==> flow/design.v <==
module RPMPv3 (clk, r, rs, led, ACK, RATN, ATN, 
	zclk, zmreq, ziorq, zrd, zwr, a, d, zrst, zint, mbd, msltsl, zwait, dd, cd, ad, cmd);
input clk;
input zclk, zmreq, ziorq, zrd, zwr, zrst, msltsl;
output zint, mbd, zwait;
output cd, dd, ad;
input RATN;
output reg ACK;
output ATN;
input [15:0] a;
inout [7:0] d;
input [1:0] cmd;
inout reg [15:0] r;
output [3:0] rs;
output reg [2:0] led;
reg [10:0] wcnt;
reg oscena_sig;
wire osc_w, oscena_w, clk_w, clk0_w;
osc_altufm_osc_518 ufm (.osc(osc_w), .oscena(oscena_w)); 
reduced_osc rosc (.osc(osc_w), .clk(clk_0w));
assign oscena_w = 1'b1;
reg [2:0] RATNr;  always @(posedge osc_w) RATNr <= {RATNr[1:0], RATN};
wire RATN_risingedge = (RATNr==3'b001);   
reg [2:0] ATNr;   always @(posedge osc_w) ATNr <= {ATNr[1:0], ATN};
wire ATN_risingedge = (ATNr == 3'b001);
assign clk_w = osc_w;
reg rtest;
reg [7:0] errors;
reg [255:0] ioreq;
reg [15:0] addr;
reg [15:0] test_addr;
reg [7:0] rdata;
reg rwait, rint;
wire [7:0] wdata;
wire bdir;
reg rvalid;
assign ad = 0;
assign cd = 0;
assign dd = ((ATN & rvalid) ? 1'b1 : 1'b0);
assign d = (rvalid ? rdata : 8'bZ); 
assign rs[0] = zrd;
assign rs[1] = zmreq;
assign rs[2] = msltsl;
assign rs[3] = zrst;
assign bdir = (zrd == 0 && ziorq == 0 && ioreq[a[7:0]] == 1'b1);
assign wdata = (zwr == 1'b0 ? d : 8'b0);
assign ATN = ((zmreq == 0 || ziorq == 0) && zrst == 1'b1 ? 1'b1 : 1'b0);
assign zwait = rwait;
assign zint = rint;
assign mbd = !bdir;
initial
begin 
	r = 16'h0;
	led = 3'b0;
	oscena_sig = 1'b1;
	ioreq = 256'b100000000000000000000;
	errors = 8'b0;
	rwait = 1'b1;
	rint = 1'b1;
	rvalid = 1'b0;
	wcnt = 10'b0;
end
always @(posedge clk)
begin
	if (wcnt < 100)
		wcnt = wcnt + 1;
end
always @(posedge clk_w)
begin
	led[0] <= !rvalid;
	led[1] <= msltsl;
	led[2] <= !ATN;
end
always @(posedge clk_w) 
begin
	if (ATN_risingedge) begin
		errors <= errors + 1;
		rvalid <= 1'b0;
	end
	if (RATN_risingedge) begin
		case (cmd)
			2'b00: begin
					if (rtest == 1'b1) begin
						r[15:0] <= test_addr;
						test_addr <= test_addr + 1;
					end
					else
						r[15:0] <= a;
					end
			2'b01: begin
					r[15] <= zrd;
					r[14] <= zmreq;
					r[13] <= zrst;
					r[12] <= errors > 0;
					r[7:0] <= wdata;
					if (errors > 0)
						errors <= errors - 1;
					end
			2'b10: begin
					r[7:0] <= 8'bZ;
					rdata <= r[7:0];
					rvalid <= 1'b1;
					if (errors > 0)
						errors <= errors - 1;
					 end
			2'b11: begin
					r[15:0] <= 8'bZ;
					rwait <= r[15];
					rint <= r[14];
					rtest <= r[11];
					if (r[9])
						ioreq[r[4:0]] <= r[8];
					end
		endcase
		ACK <= 1'b1;
	end
	else
		r[15:0] <= a;
	if (RATN == 1'b0)
		ACK <= 1'b0;
end
endmodule
module reduced_osc (osc, clk);
input osc;                
output clk;               
reg [15:0] count;
reg clk;
initial
begin
count = 0;
end
always @ (posedge osc) begin
count = count + 1;
clk <= count[15];
end
endmodule
# Step by step through the tools: reduced_osc
# What the tools print for reduced_osc, step after step.
# Line numbers count from 1 in the design file above.
# Library cell names are shortened.
# The mark -- stands for no value.
# design
top	reduced_osc
clock_port	osc
library	sky130hd
lib_corner	tt_025C_1v80

# Word-level counts
# Counts by Yosys on the flattened word-level netlist (proc, flatten, opt, wreduce; memories kept). Register bits leave out memories and registers merged into their read ports (data or address); mux counts leave out enables and synchronous resets folded into registers. Print and check cells are left out. Cells with the same type and inputs are merged into one.
# word_totals
ff_bits	17
input_bits	1
out_inout_bits	1
wordCells	3
# op_classes
add_sub_neg	1
# op_table
cell	n
16-bit by 1-bit adder with 16-bit output (second input constant)	1

# Depth
# Longest topological path by Yosys (ltp), each cell counted once; first at word level (registers and memories cut), then after technology mapping (sequential cells cut; the memories' decode and read muxes count).
# depth
depth_word	1
ABC_AREA	1
ltp_mapped	7
depth_no_buf	7

# Mapped cells and area
# The flow's flattened synthesis, as Yosys stat reports it; memories are mapped. The netlist is that of the ABC_AREA named above (0 if unset); the other value can give another one.
# by_type
type	n	type_area_um2
dfxtp_1	17	340.326
nand2_1	25	93.84
xnor2_1	4	35.034
inv_1	9	33.782
nor2_1	9	33.782
nand2_2	5	31.28
xor2_1	3	26.275
nor2_4	2	22.522
nand3_1	4	20.019
nand4_1	3	18.768
ha_1	1	12.512
nor2_2	2	12.512
nand3_2	1	10.01
o21ai_1	2	10.01
nand3b_1	1	7.507
o21ai_0	1	5.005
# synth_totals
stdcells	89
synth_area_um2	713.2
seq_area_um2	340.3
ffs	17
buf_cells	0

# Worst setup path after synthesis
# Path of least setup slack by OpenSTA after synthesis, without wires, with an ideal clock, recovery checks aside; 20% of the period is set as input and as output delay. Where synthesis merged equal registers, the netlist keeps one of their names.
# synth_timing
path_type	reg-to-reg
start	register count[0]
end	register count[14]
clock_period_ns	1.63
setup_time_ns	0.113
t_first_pin_ns	0.000
arrival_ns	0.972
required_ns	1.517
setup_slack_ns	0.546
delay_ns	1.085
driving_pins	7
n_path_buf	0
synth_period_reached_ns	1.084
# "delay_ns" is the arrival time less input delay plus setup time.
# "driving_pins" counts driving pins, that of a launching flip-flop among them; a cell with two outputs on the path counts twice.
# "synth_period_reached_ns" is the clock period less the worst setup slack; recovery checks do not enter. This is arithmetic on one report: input and output delays are still those of the set period (20% each).
# The rows between start and end are the longest chain of elaborated cells between them; the timing report does not say that the signal goes this way. Where chains are equally long, one stands for them.
# Each line given opens the expression or statement behind the cell; cells for indexed reads and writes are added by Yosys, which also makes memories of some case tables.
# synth_via
path_cell_list	dfxtp_1 -> ha_1 -> nand3_2 -> nor2_1 -> nand3_1 -> nand2_1 -> nand2_1
elab_chain_cells	1
cells_between	1
lines_between	1
classes_between	add/sub (1)
# synth_rtl
element	line_no	text
start, declared	126	reg [15:0] count;
start, assigned	133	count = count + 1;
16-bit by 1-bit adder with 16-bit output	133
end, assigned	133
end, declared	126

# Path in the finished layout
# From the final timing report of flow run 1: the path of least setup slack in the routed layout; clock arrival at registers is part of the times.
# layout_timing
path_type	reg-to-output
start	register clk
end	output port clk
clock_period_ns	2.11
output_delay_ns	0.42
t_first_pin_ns	0.29
arrival_ns	1.14
required_ns	1.69
setup_slack_ns	0.55
driving_pins	2
n_path_buf	1
# layout_via
path_cell_list	dfxtp_1 -> clkdlybuf4s50_1
elab_chain_cells	0
cells_between	0
lines_between	0
# layout_rtl
element	line_no	text
start, declared	125	output clk;
start, assigned	134	clk <= count[15];
end, declared	125

# Measured results for reduced_osc: 2 stored runs of the Yosys and OpenROAD flow on sky130hd. The settings differ; the order carries no meaning. The constraints put input and output delay at 20% of the set period each and load the outputs with 0.01 pF.
# "worst_path_ns" is the time allowed to the run's worst setup path (the clock period less input and output delay, where it has them) less its slack. Clock arrival times count: a late capture clock shortens it, a late launch clock lengthens it.
# "power.total_mw": no workload was simulated; the value follows from the tool's default switching activity.
# Settings: -- = not set for that run.
run name	period_ns	CORE_UTILIZATION	SETUP_SLACK_MARGIN	PLACE_DENSITY	CORE_MARGIN	CELL_PAD_IN_SITES_DETAIL_PLACEMENT	TNS_END_PERCENT	ABC_AREA	CAP_MARGIN	MIN_ROUTING_LAYER	SLEW_MARGIN	worst_path_ns	worst_path_kind	final_stdcell_area_um2	setup_ws_ns	utilization_pct	setupTns_ns	design_die_area_um2	post_synth_area_um2	power.total_mw	ws_hold_ns
flow run 1	2.11	41	0.43	0.5	10	2	60	1	5	met1	20	1.14	reg-to-output	770.7	0.545	45.6	0.000	3807.5	713.2	0.4974	0.453
flow run 2	2.09	40	--	--	2	--	--	--	20	--	20	1.13	reg-to-output	698.2	0.546	46.3	0.000	1941.3	641.9	0.4934	0.409
